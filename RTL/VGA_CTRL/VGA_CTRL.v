==> flow/design.v <==
module VGA_CTRL
#(
     parameter DW_R = 8
    ,parameter DW_G = 8
    ,parameter DW_B = 8
)
(
     input				I_CLK					 
    ,input				I_RST_N					 
    ,input	[DW_R-1:0]	I_R						 
    ,input	[DW_G-1:0]	I_G
    ,input	[DW_B-1:0]	I_B
    ,output	[DW_R-1:0]	O_VGA_R					 
    ,output	[DW_G-1:0]	O_VGA_G
    ,output [DW_B-1:0]  O_VGA_B		
    ,output	            O_VGA_H_SYNC			 
    ,output	            O_VGA_V_SYNC			 
);
localparam	H_SYNC_RETRACE		=	96;              
localparam	H_SYNC_LEFT_BORDER	=	48;              
localparam	H_SYNC_ACTIVE   	=	640;	
localparam	H_SYNC_RIGHT_BORDER	=	16;              
localparam	H_SYNC_TOTAL        =   H_SYNC_RETRACE
                                +   H_SYNC_LEFT_BORDER
                                +   H_SYNC_ACTIVE
                                +   H_SYNC_RIGHT_BORDER;     
localparam	V_SYNC_RETRACE		    =	2;                       
localparam	V_SYNC_TOP_BORDER	    =	33;	                     
localparam	V_SYNC_ACTIVE	        =	480;
localparam	V_SYNC_BOTTOM_BORDER    =	10;                      
localparam	V_SYNC_TOTAL    	    =	V_SYNC_RETRACE
                                    +	V_SYNC_TOP_BORDER
                                    +	V_SYNC_ACTIVE
                                    +	V_SYNC_BOTTOM_BORDER;    
localparam  H           = 1'b1;
localparam  L           = 1'b0;
localparam  DISABLED    = 1'b0;
localparam  ENABLED     = 1'b1;
localparam	X_START		=	H_SYNC_RETRACE + H_SYNC_LEFT_BORDER;     
localparam	X_END		=	X_START + H_SYNC_ACTIVE;                 
localparam	Y_START		=	V_SYNC_RETRACE + V_SYNC_TOP_BORDER;		 
localparam	Y_END		=	Y_START + V_SYNC_ACTIVE;                 
reg [9:0] r_h_cnt;
reg [9:0] r_v_cnt;
reg       r_h_data_enable;
reg       r_v_data_enable;
wire    w_is_h_cnt_ended                = (r_h_cnt == H_SYNC_TOTAL-1);
wire    w_is_left_border_almost_ended   = (r_h_cnt == X_START-2);
wire    w_is_left_border_ended          = (r_h_cnt == X_START-1);
wire    w_start_of_h_active             = (r_h_cnt == X_START);
wire    w_is_h_active                   = (r_h_cnt >= X_START && r_h_cnt < X_END);
wire    w_is_h_active_almost_ended      = (r_h_cnt == X_END-2);
wire    w_end_of_h_active               = (r_h_cnt == X_END-1);
wire    w_is_v_cnt_ended                = (r_v_cnt == V_SYNC_TOTAL-1);
wire    w_is_top_border_almost_ended    = (r_v_cnt == Y_START-2);
wire    w_is_top_border_ended           = (r_v_cnt == Y_START-1);
wire    w_start_of_v_active             = (r_v_cnt >= Y_START);
wire    w_is_v_active                   = (r_v_cnt >= Y_START && r_v_cnt < Y_END);
wire    w_is_v_active_almost_ended      = (r_v_cnt == Y_END-2);
wire    w_end_of_v_active               = (r_v_cnt == Y_END-1);
wire    w_is_data_writable              = r_h_data_enable && r_v_data_enable;
wire    w_is_start_of_frame             = (r_h_cnt == X_START && r_v_cnt == 10'd0);
wire    w_is_end_of_frame               = (r_h_cnt == X_END   && r_v_cnt == Y_END);
reg [DW_R-1:0]  r_R;
reg [DW_R-1:0]  r_G;
reg [DW_R-1:0]  r_B;
always @(posedge I_CLK, negedge I_RST_N)
         if(!I_RST_N)           r_R <= {DW_R{1'b0}};
    else if(w_is_data_writable) r_R <= I_R;
always @(posedge I_CLK, negedge I_RST_N)
         if(!I_RST_N)           r_G <= {DW_G{1'b0}};
    else if(w_is_data_writable) r_G <= I_G;
always @(posedge I_CLK, negedge I_RST_N)
         if(!I_RST_N)           r_B <= {DW_B{1'b0}};
    else if(w_is_data_writable) r_B <= I_B;
assign O_VGA_R = r_R;
assign O_VGA_G = r_G;
assign O_VGA_B = r_B;
always @(posedge I_CLK, negedge I_RST_N)
         if(!I_RST_N)                       r_h_data_enable <= DISABLED;
    else if(w_is_left_border_almost_ended)  r_h_data_enable <= ENABLED;
    else if(w_is_h_active_almost_ended)     r_h_data_enable <= DISABLED;
always @(posedge I_CLK, negedge I_RST_N) 
         if(!I_RST_N)                       r_v_data_enable <= DISABLED;
    else if(w_is_top_border_almost_ended)   r_v_data_enable <= ENABLED;
    else if(w_is_v_active_almost_ended)     r_v_data_enable <= DISABLED;
always @(posedge I_CLK, negedge I_RST_N)
         if(!I_RST_N)           r_h_cnt <= 10'h0;
    else if(w_is_h_cnt_ended)   r_h_cnt <= 10'h0;
    else                        r_h_cnt <= r_h_cnt + 10'd1;
assign O_VGA_H_SYNC = (r_h_cnt >= 0) && (r_h_cnt < H_SYNC_RETRACE) ? L : H;
always @(posedge I_CLK, negedge I_RST_N)
         if(!I_RST_N)           r_v_cnt <= 10'h0;
    else if(w_is_v_cnt_ended)   r_v_cnt <= 10'h0;
    else if(w_is_h_cnt_ended)   r_v_cnt <= r_v_cnt + 10'd1;
assign O_VGA_V_SYNC = (r_v_cnt >= 0) && (r_v_cnt < V_SYNC_RETRACE) ? L : H;
endmodule
Tool chain data of VGA_CTRL
Tool output for the design above, in the order of the flow.
Line numbers count from 1 in the design file above.
Cell names lack the library's common part.
{ "design": {"top": "VGA_CTRL", "clk_port": "I_CLK", "lib": "sky130hd", "pvt_corner": "tt_025C_1v80"} }

After elaboration
Yosys after proc, flatten, opt, wreduce and memory -nomap, before mapping. Memory bits, and registers merged into a memory's read port (data or address), are not among the register bits. Print and check cells are not counted. Equal cells are merged and count once.
{ "word_totals": {"register_bits": 46, "latchBits": 0, "ramBits": 0, "rom_bits": 0, "clocked_rd_ports_x_width": 0, "n_memories": 0, "inputBits": 26, "word_cells": 34} }
{ "classes": {"n_addsub": 2, "mul": 0, "n_div": 0, "n_cmp": 4, "n_eq": 6, "shift": 0, "muxes": 9, "n_logic": 0, "reduce_and_logical": 6} }
{ "op_table": {"columns": ["operator", "count"], "rows": [
  ["== test 10 bit (second input constant)", 4],
  ["2-to-1 mux 10 bit", 3],
  ["adder 10 x 1 -> 10 bit (second input constant)", 2],
  [">= comparator 10 x 1 -> 1 bit (second input constant)", 2],
  ["< comparator 10 x 2 -> 1 bit (second input constant)", 1],
  ["== test 10 x 6 -> 1 bit (second input constant)", 1],
  ["< comparator 10 x 7 -> 1 bit (second input constant)", 1],
  ["== test 10 x 8 -> 1 bit (second input constant)", 1],
  ["nonzero test 2 bit", 3],
  ["2-to-1 mux 1 bit", 6],
  ["logical AND 1 bit", 3]
]} }

Longest topological paths
Longest topological path by Yosys (ltp), each cell counted once; first at word level (registers and memories cut), then after technology mapping (sequential cells cut; the memories' decode and read muxes count).
{ "depth": {"depth_word": 3, "abc_area": 0, "ltp_mapped": 6} }

Mapped cells and area
Source: synth_stat.txt of the flow (Yosys; design flattened, memories mapped). It holds for the ABC_AREA given above (unset counts as 0); a run with the other value may have another netlist.
The area totals of this step are shown rounded.
{ "mapped": {"stdcells": 173, "area_um2": 2070, "seq_area_um2": 1150, "flip_flops": 46} }
{ "by_type": {"columns": ["cell", "count", "area_total_um2"], "rows": [
  ["dfrtp_1", 46, 1.15E+03],
  ["mux2_2", 25, 281.52],
  ["ha_1", 5, 62.56],
  ["xnor2_1", 7, 61.309],
  ["inv_1", 11, 41.29],
  ["nand2_1", 11, 41.29],
  ["nor2_1", 11, 41.29],
  ["nand3_1", 7, 35.034],
  ["xor2_1", 4, 35.034],
  ["nand4_1", 5, 31.28],
  ["a31oi_1", 4, 25.024],
  ["nor3_1", 4, 20.019],
  ["and2_1", 3, 18.768],
  ["nor3b_4", 1, 18.768],
  ["a41oi_1", 2, 17.517],
  ["and4_1", 2, 17.517],
  ["a21oi_1", 3, 15.014],
  ["o21ai_0", 3, 15.014]
]} }
Not listed: further types 17, cells in them 19.

Timing after synthesis
Source: OpenSTA report_checks on the synthesized netlist (no wires, ideal clock, input and output delay 20% of the period each), path of least setup slack; recovery checks are left aside. Register names are those of the netlist, which keeps one name where synthesis merged equal registers.
{ "synth_timing": {"kind": "register to register", "startpoint": "reg r_h_cnt[0]", "endpoint": "reg r_v_cnt[3]", "period_ps": 2440, "setup_ps": 77, "launch_ps": 0, "arrival_ps": 1574, "required_ps": 2363, "slack_ps": 789, "delay_ps": 1651, "path_stages": 7, "path_buffers": 1, "synth_period_reached_ps": 1651} }
"delay_ps" = arrival - input delay + setup time.
"path_stages" counts driving pins, that of a launching flip-flop among them; a cell with two outputs on the path counts twice.
"synth_period_reached_ps" is the clock period less the worst setup slack; recovery checks do not enter. This is arithmetic on one report: input and output delays are still those of the set period (20% each).
The rows between start and end are the longest chain of elaborated cells between them; the timing report does not say that the signal goes this way. Where chains are equally long, one stands for them.
Each line given opens the expression or statement behind the cell; cells for indexed reads and writes are added by Yosys, which also makes memories of some case tables.
A register here has more assigning lines than the two given.
{ "synth_via": {"cell_sequence": "dfrtp_1 ha_1 and4_1 buf_6 nand3_2 or4_1 a21oi_1", "elab_chain_len": 3} }
{ "synth_lines": {"columns": ["element", "line_no", "rtl"], "rows": [
  ["start: declaration", 43, "reg [9:0] r_h_cnt;"],
  ["start: assignment", 88, "if(!I_RST_N)           r_h_cnt <= 10'h0;"],
  ["start: assignment", 90, "else                        r_h_cnt <= r_h_cnt + 10'd1;"],
  ["== test 10 bit", 47, "wire    w_is_h_cnt_ended                = (r_h_cnt == H_SYNC_TOTAL-1);"],
  ["2-to-1 mux 10 bit", 95, "else if(w_is_h_cnt_ended)   r_v_cnt <= r_v_cnt + 10'd1;"],
  ["2-to-1 mux 10 bit", 94, "else if(w_is_v_cnt_ended)   r_v_cnt <= 10'h0;"],
  ["end: assignment", 94, null],
  ["end: assignment", 95, null],
  ["end: declaration", 44, "reg [9:0] r_v_cnt;"]
]} }

Path in the finished layout
Path of least setup slack in the final report of run 2 (OpenROAD, finished layout, wires in). Where an end is a register, its clock arrival counts in the times.
The path's times are printed in steps of 10 ps; the period is the one set.
{ "layout_timing": {"kind": "register to output", "startpoint": "reg r_h_cnt[6]", "endpoint": "out O_VGA_H_SYNC", "period_ps": 2060, "output_delay_ps": 410, "launch_ps": 290, "arrival_ps": 1550, "required_ps": 1650, "slack_ps": 100, "path_stages": 4, "path_buffers": 1} }
The rows between start and end are the longest chain of elaborated cells between them; the timing report does not say that the signal goes this way. Where chains are equally long, one stands for them.
A register here has more assigning lines than the two given.
{ "layout_via": {"cell_sequence": "dfrtp_1 and2_1 or4_1 dlygate4sd2_1", "elab_chain_len": 3} }
{ "layout_lines": {"columns": ["element", "line_no", "rtl"], "rows": [
  ["start: declaration", 43, "reg [9:0] r_h_cnt;"],
  ["start: assignment", 88, "if(!I_RST_N)           r_h_cnt <= 10'h0;"],
  ["start: assignment", 90, "else                        r_h_cnt <= r_h_cnt + 10'd1;"],
  [">= comparator 10 x 1 -> 1 bit", 91, "assign O_VGA_H_SYNC = (r_h_cnt >= 0) && (r_h_cnt < H_SYNC_RETRACE) ? L : H;"],
  ["logical AND 1 bit", 91, null],
  ["2-to-1 mux 1 bit", 91, null],
  ["end: declaration", 16, ",output O_VGA_H_SYNC"]
]} }

--- measured runs ---
Record of 2 stored runs of the RTL-to-layout flow on VGA_CTRL, platform sky130hd. The runs are unordered. Constraints: input delay and output delay 20% of the set period each, output load 0.01 pF.
By "achievedPeriod_ps" is meant the clock period of the run minus its worst setup slack. This is arithmetic on one report: input and output delays are still those of the set period (20% each).
By "power.total_w" is meant OpenSTA's value without simulated activity: inputs other than the clock are taken to toggle once in ten clock periods, and the tool carries that through the logic.
Results are given in rounded form.
[
  {
    "run": "run 1",
    "settings": { "period_ns": 1.15, "CORE_UTILIZATION": 52, "SETUP_SLACK_MARGIN": 0.19, "PLACE_DENSITY_LB_ADDON": 0.3, "CORE_ASPECT_RATIO": 0.66, "CORE_MARGIN": 9, "MAX_ROUTING_LAYER": "met5", "CAP_MARGIN": 20, "SLEW_MARGIN": 20 },
    "outcome": "stopped before the end: routing reported DPL-0038"
  },
  {
    "run": "run 2",
    "settings": { "period_ns": 2.06, "CORE_UTILIZATION": 25, "PLACE_DENSITY_LB_ADDON": 0.04, "GPL_ROUTABILITY_DRIVEN": 1, "SLEW_MARGIN": 0, "MIN_ROUTING_LAYER": "met1", "CAP_MARGIN": 20, "CORE_MARGIN": 2 },
    "results": { "ys_area_um2": 2070, "total_die_area_um2": 9030, "final_cell_area_um2": 2850, "finish.utilization_pct": 35.0, "final_setup_ws_ps": 97, "power.total_w": 0.00161, "achievedPeriod_ps": 1963 }
  }
]
--- end ---
